==> flow/design.v <==
`timescale 1ns / 1ps
module text_LCD_basic(
    input rst, clk,
    output LCD_E, LCD_RS, LCD_RW,
    output reg [7:0] LCD_DATA,
    output reg [7:0] LED_out
);
    wire LCD_E;
    reg LCD_RS, LCD_RW;
    reg [2:0] state;
    integer cnt;
    parameter DELAY        = 3'b000,
              FUNCTION_SET = 3'b001,
              ENTRY_MODE   = 3'b010,
              DISP_ONOFF   = 3'b011,
              LINE1        = 3'b100,
              LINE2        = 3'b101,
              DELAY_T      = 3'b110,
              CLEAR_DISP   = 3'b111;
    always @(posedge clk or negedge rst) begin
        if (!rst) begin
            state <= DELAY;
            cnt <= 0;
            LED_out <= 8'b0000_0000;
        end 
        else begin
            case (state)
                DELAY: begin
                    LED_out <= 8'b1000_0000;
                    if (cnt >= 70) begin
                        cnt <= 0;
                        state <= FUNCTION_SET;
                    end else cnt <= cnt + 1;
                end
                FUNCTION_SET: begin
                    LED_out <= 8'b0100_0000;
                    if (cnt >= 30) begin
                        cnt <= 0;
                        state <= DISP_ONOFF;
                    end else cnt <= cnt + 1;
                end
                DISP_ONOFF: begin
                    LED_out <= 8'b0010_0000;
                    if (cnt >= 30) begin
                        cnt <= 0;
                        state <= ENTRY_MODE;
                    end else cnt <= cnt + 1;
                end
                ENTRY_MODE: begin
                    LED_out <= 8'b0001_0000;
                    if (cnt >= 30) begin
                        cnt <= 0;
                        state <= LINE1;
                    end else cnt <= cnt + 1;
                end
                LINE1: begin
                    LED_out <= 8'b0000_1000;
                    if (cnt >= 17) begin
                        cnt <= 0;
                        state <= LINE2;
                    end else cnt <= cnt + 1;
                end
                LINE2: begin
                    LED_out <= 8'b0000_0100;
                    if (cnt >= 17) begin
                        cnt <= 0;
                        state <= DELAY_T;
                    end else cnt <= cnt + 1;
                end
                DELAY_T: begin
                    LED_out <= 8'b0000_0010;
                    if (cnt >= 5) begin
                        cnt <= 0;
                        state <= CLEAR_DISP;
                    end else cnt <= cnt + 1;
                end
                CLEAR_DISP: begin
                    LED_out <= 8'b0000_0001;
                    if (cnt >= 5) begin
                        cnt <= 0;
                        state <= LINE1;
                    end else cnt <= cnt + 1;
                end
                default: begin
                    state <= DELAY;
                    cnt <= 0;
                end
            endcase
        end
    end
    always @(posedge clk or negedge rst) begin
        if (!rst)
            {LCD_RS, LCD_RW, LCD_DATA} <= 10'b1_1_00000000;
        else begin
            case (state)
                FUNCTION_SET :
                    {LCD_RS, LCD_RW, LCD_DATA} <= 10'b0_0_0011_1000;
                DISP_ONOFF :
                    {LCD_RS, LCD_RW, LCD_DATA} <= 10'b0_0_0000_1100;
                ENTRY_MODE :
                    {LCD_RS, LCD_RW, LCD_DATA} <= 10'b0_0_0000_0110;
                LINE1: begin
                    case (cnt)
                        0  : {LCD_RS, LCD_RW, LCD_DATA} <= 10'b0_0_1000_0000;
                        1  : {LCD_RS, LCD_RW, LCD_DATA} <= 10'b1_0_0010_0000; 
                        2  : {LCD_RS, LCD_RW, LCD_DATA} <= 10'b1_0_0100_1000;
                        3  : {LCD_RS, LCD_RW, LCD_DATA} <= 10'b1_0_0100_0101;
                        4  : {LCD_RS, LCD_RW, LCD_DATA} <= 10'b1_0_0100_1100;
                        5  : {LCD_RS, LCD_RW, LCD_DATA} <= 10'b1_0_0100_1100;
                        6  : {LCD_RS, LCD_RW, LCD_DATA} <= 10'b1_0_0100_1111;
                        7  : {LCD_RS, LCD_RW, LCD_DATA} <= 10'b1_0_0010_0000;
                        8  : {LCD_RS, LCD_RW, LCD_DATA} <= 10'b1_0_0101_0111;
                        9  : {LCD_RS, LCD_RW, LCD_DATA} <= 10'b1_0_0100_1111;
                        10 : {LCD_RS, LCD_RW, LCD_DATA} <= 10'b1_0_0101_0101;
                        11 : {LCD_RS, LCD_RW, LCD_DATA} <= 10'b1_0_0100_1100;
                        12 : {LCD_RS, LCD_RW, LCD_DATA} <= 10'b1_0_0100_0100;
                        13 : {LCD_RS, LCD_RW, LCD_DATA} <= 10'b1_0_0010_0001;
                        default : {LCD_RS, LCD_RW, LCD_DATA} <= 10'b1_0_0010_0000;
                    endcase
                end
                LINE2: begin
                    case (cnt)
                        0  : {LCD_RS, LCD_RW, LCD_DATA} <= 10'b0_0_1100_0000;
                        1  : {LCD_RS, LCD_RW, LCD_DATA} <= 10'b1_0_0011_0010;  
                        2  : {LCD_RS, LCD_RW, LCD_DATA} <= 10'b1_0_0011_0000;  
                        3  : {LCD_RS, LCD_RW, LCD_DATA} <= 10'b1_0_0011_0010;  
                        4  : {LCD_RS, LCD_RW, LCD_DATA} <= 10'b1_0_0011_0100;  
                        5  : {LCD_RS, LCD_RW, LCD_DATA} <= 10'b1_0_0011_0100;  
                        6  : {LCD_RS, LCD_RW, LCD_DATA} <= 10'b1_0_0011_0100;  
                        7  : {LCD_RS, LCD_RW, LCD_DATA} <= 10'b1_0_0011_0000;  
                        8  : {LCD_RS, LCD_RW, LCD_DATA} <= 10'b1_0_0011_0000;  
                        9  : {LCD_RS, LCD_RW, LCD_DATA} <= 10'b1_0_0011_0100;  
                        10 : {LCD_RS, LCD_RW, LCD_DATA} <= 10'b1_0_0011_0110;  
                        11 : {LCD_RS, LCD_RW, LCD_DATA} <= 10'b1_0_0010_0000;
                        12 : {LCD_RS, LCD_RW, LCD_DATA} <= 10'b1_0_0100_1110;
                        13 : {LCD_RS, LCD_RW, LCD_DATA} <= 10'b1_0_0100_1011;
                        14 : {LCD_RS, LCD_RW, LCD_DATA} <= 10'b1_0_0100_1101;
                        default : {LCD_RS, LCD_RW, LCD_DATA} <= 10'b1_0_0010_0000;
                    endcase
                end
                DELAY_T :
                    {LCD_RS, LCD_RW, LCD_DATA} <= 10'b0_0_0000_0010;
                CLEAR_DISP :
                    {LCD_RS, LCD_RW, LCD_DATA} <= 10'b0_0_0000_0001;
                default :
                    {LCD_RS, LCD_RW, LCD_DATA} <= 10'b1_1_0000_0000;
            endcase
        end
    end
    assign LCD_E = clk;
endmodule
# --- From RTL to reports: text_LCD_basic ---
# What the tools print for text_LCD_basic, step after step.
# Lines are those of the file above, counted from 1.
# Operators: Yosys type, input widths -> output width; for muxes data width and select width s.
# Cell names lack the library's common part.
inputs:
  top: "text_LCD_basic"
  clk_port: "clk"
  lib: "sky130hd"
  lib_corner: "tt_025C_1v80"

# --- After elaboration ---
# Yosys after proc, flatten, opt, wreduce and memory -nomap, before mapping. Memory bits, and registers merged into a memory's read port (data or address), are not among the register bits. Print and check cells are not counted.
# Memory sizes are those after Yosys's memory passes, which may raise the word count (mostly to a power of two), join words into wider ones and drop unused or constant bits.
word_totals:
  rom_bits: 288
  inputBits: 2
  word_cells: 53
  output_inout_bits: 19
  memories: 2
  register_bits: 53
op_classes:
  reduce_and_logical: 7
  equal: 15
  n_mux: 18
  add_sub_neg: 1
  cmp: 4
memory_table:
  columns: ["memory", "size", "width", "read_ports", "wr", "line_no", "rtl"]
  rows:
  - ["(no name shown)", 16, 9, 1, 0, 103, "case (cnt)"]
  - ["(no name shown)", 16, 9, 1, 0, 122, "case (cnt)"]
ops:
  columns: ["operator", "n"]
  rows:
  - ["$pmux 32 s4", 1]
  - ["$mux 32", 4]
  - ["$pmux 10 s7", 1]
  - ["$ge 32x6->1 const B", 2]
  - ["$pmux 8 s8", 1]
  - ["$add 32x2->32 const B", 1]
  - ["$ge 32x4->1 const B", 1]
  - ["$ge 32x8->1 const B", 1]
  - ["$logic_not 28->1", 1]
  - ["$pmux 3 s8", 1]
  - ["$mux 3", 8]
  - ["$mux 10", 2]
  - ["$ne 2x2->1 const B", 8]
  - ["$eq 3x3->1 const B", 4]
  - ["$reduce_and 9->1", 1]
  - ["$reduce_bool 8->1", 1]
  - ["$eq 3x2->1 const B", 2]
  - ["$reduce_or 2->1", 2]
  - ["$eq 3x1->1 const B", 1]
  - ["$logic_not 3->1", 1]
  - ["$reduce_or 3->1", 1]

# --- Logic depth ---
# Yosys ltp: most cells in a row. Word level: on the elaborated netlist, between registers, memories and ports. Mapped: between sequential cells and ports; inverters and the memories' decode and read muxes count.
logic_depth:
  word_depth: 3
  ABC_AREA: 0
  mapped_depth: 9
  mapped_depth_nobuf: 7

# --- After synthesis ---
# Source: synth_stat.txt of the flow (Yosys; design flattened, memories mapped). It holds for the ABC_AREA given above (unset counts as 0); a run with the other value may have another netlist.
mapped:
  seq_area_um2: 1455.1
  ffs: 58
  mapped_area_um2: 3455.8
  cells: 336
by_type:
  columns: ["cell", "n", "area_total_um2"]
  rows:
  - ["dfrtp_1", 55, 1376.32]
  - ["a211oi_2", 25, 312.8]
  - ["xor2_1", 18, 157.651]
  - ["ha_1", 8, 100.096]
  - ["nand3_1", 18, 90.086]
  - ["nand2_1", 22, 82.579]
  - ["dfstp_2", 3, 78.826]
  - ["xnor2_1", 9, 78.826]
  - ["buf_6", 6, 67.565]
  - ["clkbuf_1", 17, 63.811]
  - ["nand4_1", 10, 62.56]
  - ["nor3_1", 11, 55.053]
  - ["and4_1", 6, 52.55]
  - ["nor2_1", 14, 52.55]
  - ["a21oi_1", 10, 50.048]
  - ["nor4_2", 4, 50.048]
  - ["inv_1", 13, 48.797]
  - ["o21ai_0", 8, 40.038]
# Not listed: further types 43, cells in them 79.

Flow measurements of text_LCD_basic on sky130hd: 2 stored runs with different settings, listed in no order. Input and output delays are each 20% of the period that was set; the output load is 0.01 pF.
"achieved_period_ns" = clock period - worst setup slack. The figure is calculated, with input and output delays left at 20% of the set period.
"critical_path_time_ns" = time allowed to the worst setup path (clock period - input delay - output delay, where it has them) - its slack; a late launch clock adds to it, a late capture clock takes from it.
"power.total_w" rests on the timing tool's default activity at the inputs, not on a simulated workload.

--- run 1 ---
==> flow/run.sh <==
#!/bin/bash
# the make line also repeats the synthesis and layout settings of config.mk as NAME=value (left out here)
make -C /OpenROAD-flow-scripts/flow DESIGN_CONFIG=/design/flow/config.mk WORK_HOME=/design/flow/orfs CLKGATE_MAP_FILE= finish
==> flow/config.mk <==
export PLATFORM = sky130hd
export DESIGN_NAME = text_LCD_basic
export DESIGN_NICKNAME = text_LCD_basic
export VERILOG_FILES = /design/flow/design.v
export SDC_FILE = /design/flow/constraint.sdc
export NUM_CORES = 4
export LEC_CHECK = 0
export CAP_MARGIN = 15
export CELL_PAD_IN_SITES_GLOBAL_PLACEMENT = 3
export CORE_ASPECT_RATIO = 1.77
export CORE_MARGIN = 2
export CORE_UTILIZATION = 31
export CTS_CLUSTER_DIAMETER = 400
export GPL_ROUTABILITY_DRIVEN = 0
export MIN_ROUTING_LAYER = met1
export PLACE_DENSITY_LB_ADDON = 0.05
export SETUP_SLACK_MARGIN = 0.35
export SLEW_MARGIN = 15
==> flow/constraint.sdc <==
create_clock -name core_clock -period 3.61 [get_ports {clk}]
set_input_delay 0.7220 -clock core_clock [delete_from_list [all_inputs] [get_ports {clk}]]
set_output_delay 0.7220 -clock core_clock [all_outputs]
set_load 0.01 [all_outputs]

==> results, as YAML <==
results:
  worstSetupSlack_ns: 0.373
  power.total_w: 0.001805
  fin_tns_ns: 0.000
  die_um2: 12043.0
  yosys.chip_area_um2: 3455.8
  util_frac: 0.379
  post_route_stdcell_area_um2: 4135.2
  fin_hold_ws_ns: 0.424

--- run 2 ---
==> flow/run.sh <==
#!/bin/bash
# the make line also repeats the synthesis and layout settings of config.mk as NAME=value (left out here)
make -C /OpenROAD-flow-scripts/flow DESIGN_CONFIG=/design/flow/config.mk WORK_HOME=/design/flow/orfs CLKGATE_MAP_FILE= finish
==> flow/config.mk <==
export PLATFORM = sky130hd
export DESIGN_NAME = text_LCD_basic
export DESIGN_NICKNAME = text_LCD_basic
export VERILOG_FILES = /design/flow/design.v
export SDC_FILE = /design/flow/constraint.sdc
export NUM_CORES = 4
export LEC_CHECK = 0
export CAP_MARGIN = 20
export CORE_MARGIN = 2
export CORE_UTILIZATION = 40
export SLEW_MARGIN = 20
==> flow/constraint.sdc <==
create_clock -name core_clock -period 2.28 [get_ports {clk}]
set_input_delay 0.4560 -clock core_clock [delete_from_list [all_inputs] [get_ports {clk}]]
set_output_delay 0.4560 -clock core_clock [all_outputs]
set_load 0.01 [all_outputs]

==> results, as YAML <==
results:
  worstSetupSlack_ns: 0.134
  power.total_w: 0.002177
  fin_tns_ns: 0.000
  die_um2: 9399.3
  achieved_period_ns: 2.146
  critical_path_time_ns: 2.15
  worst_setup_path_type: "register to register"
  yosys.chip_area_um2: 3455.8
  util_frac: 0.497
  post_route_stdcell_area_um2: 4121.4
  fin_hold_ws_ns: 0.429
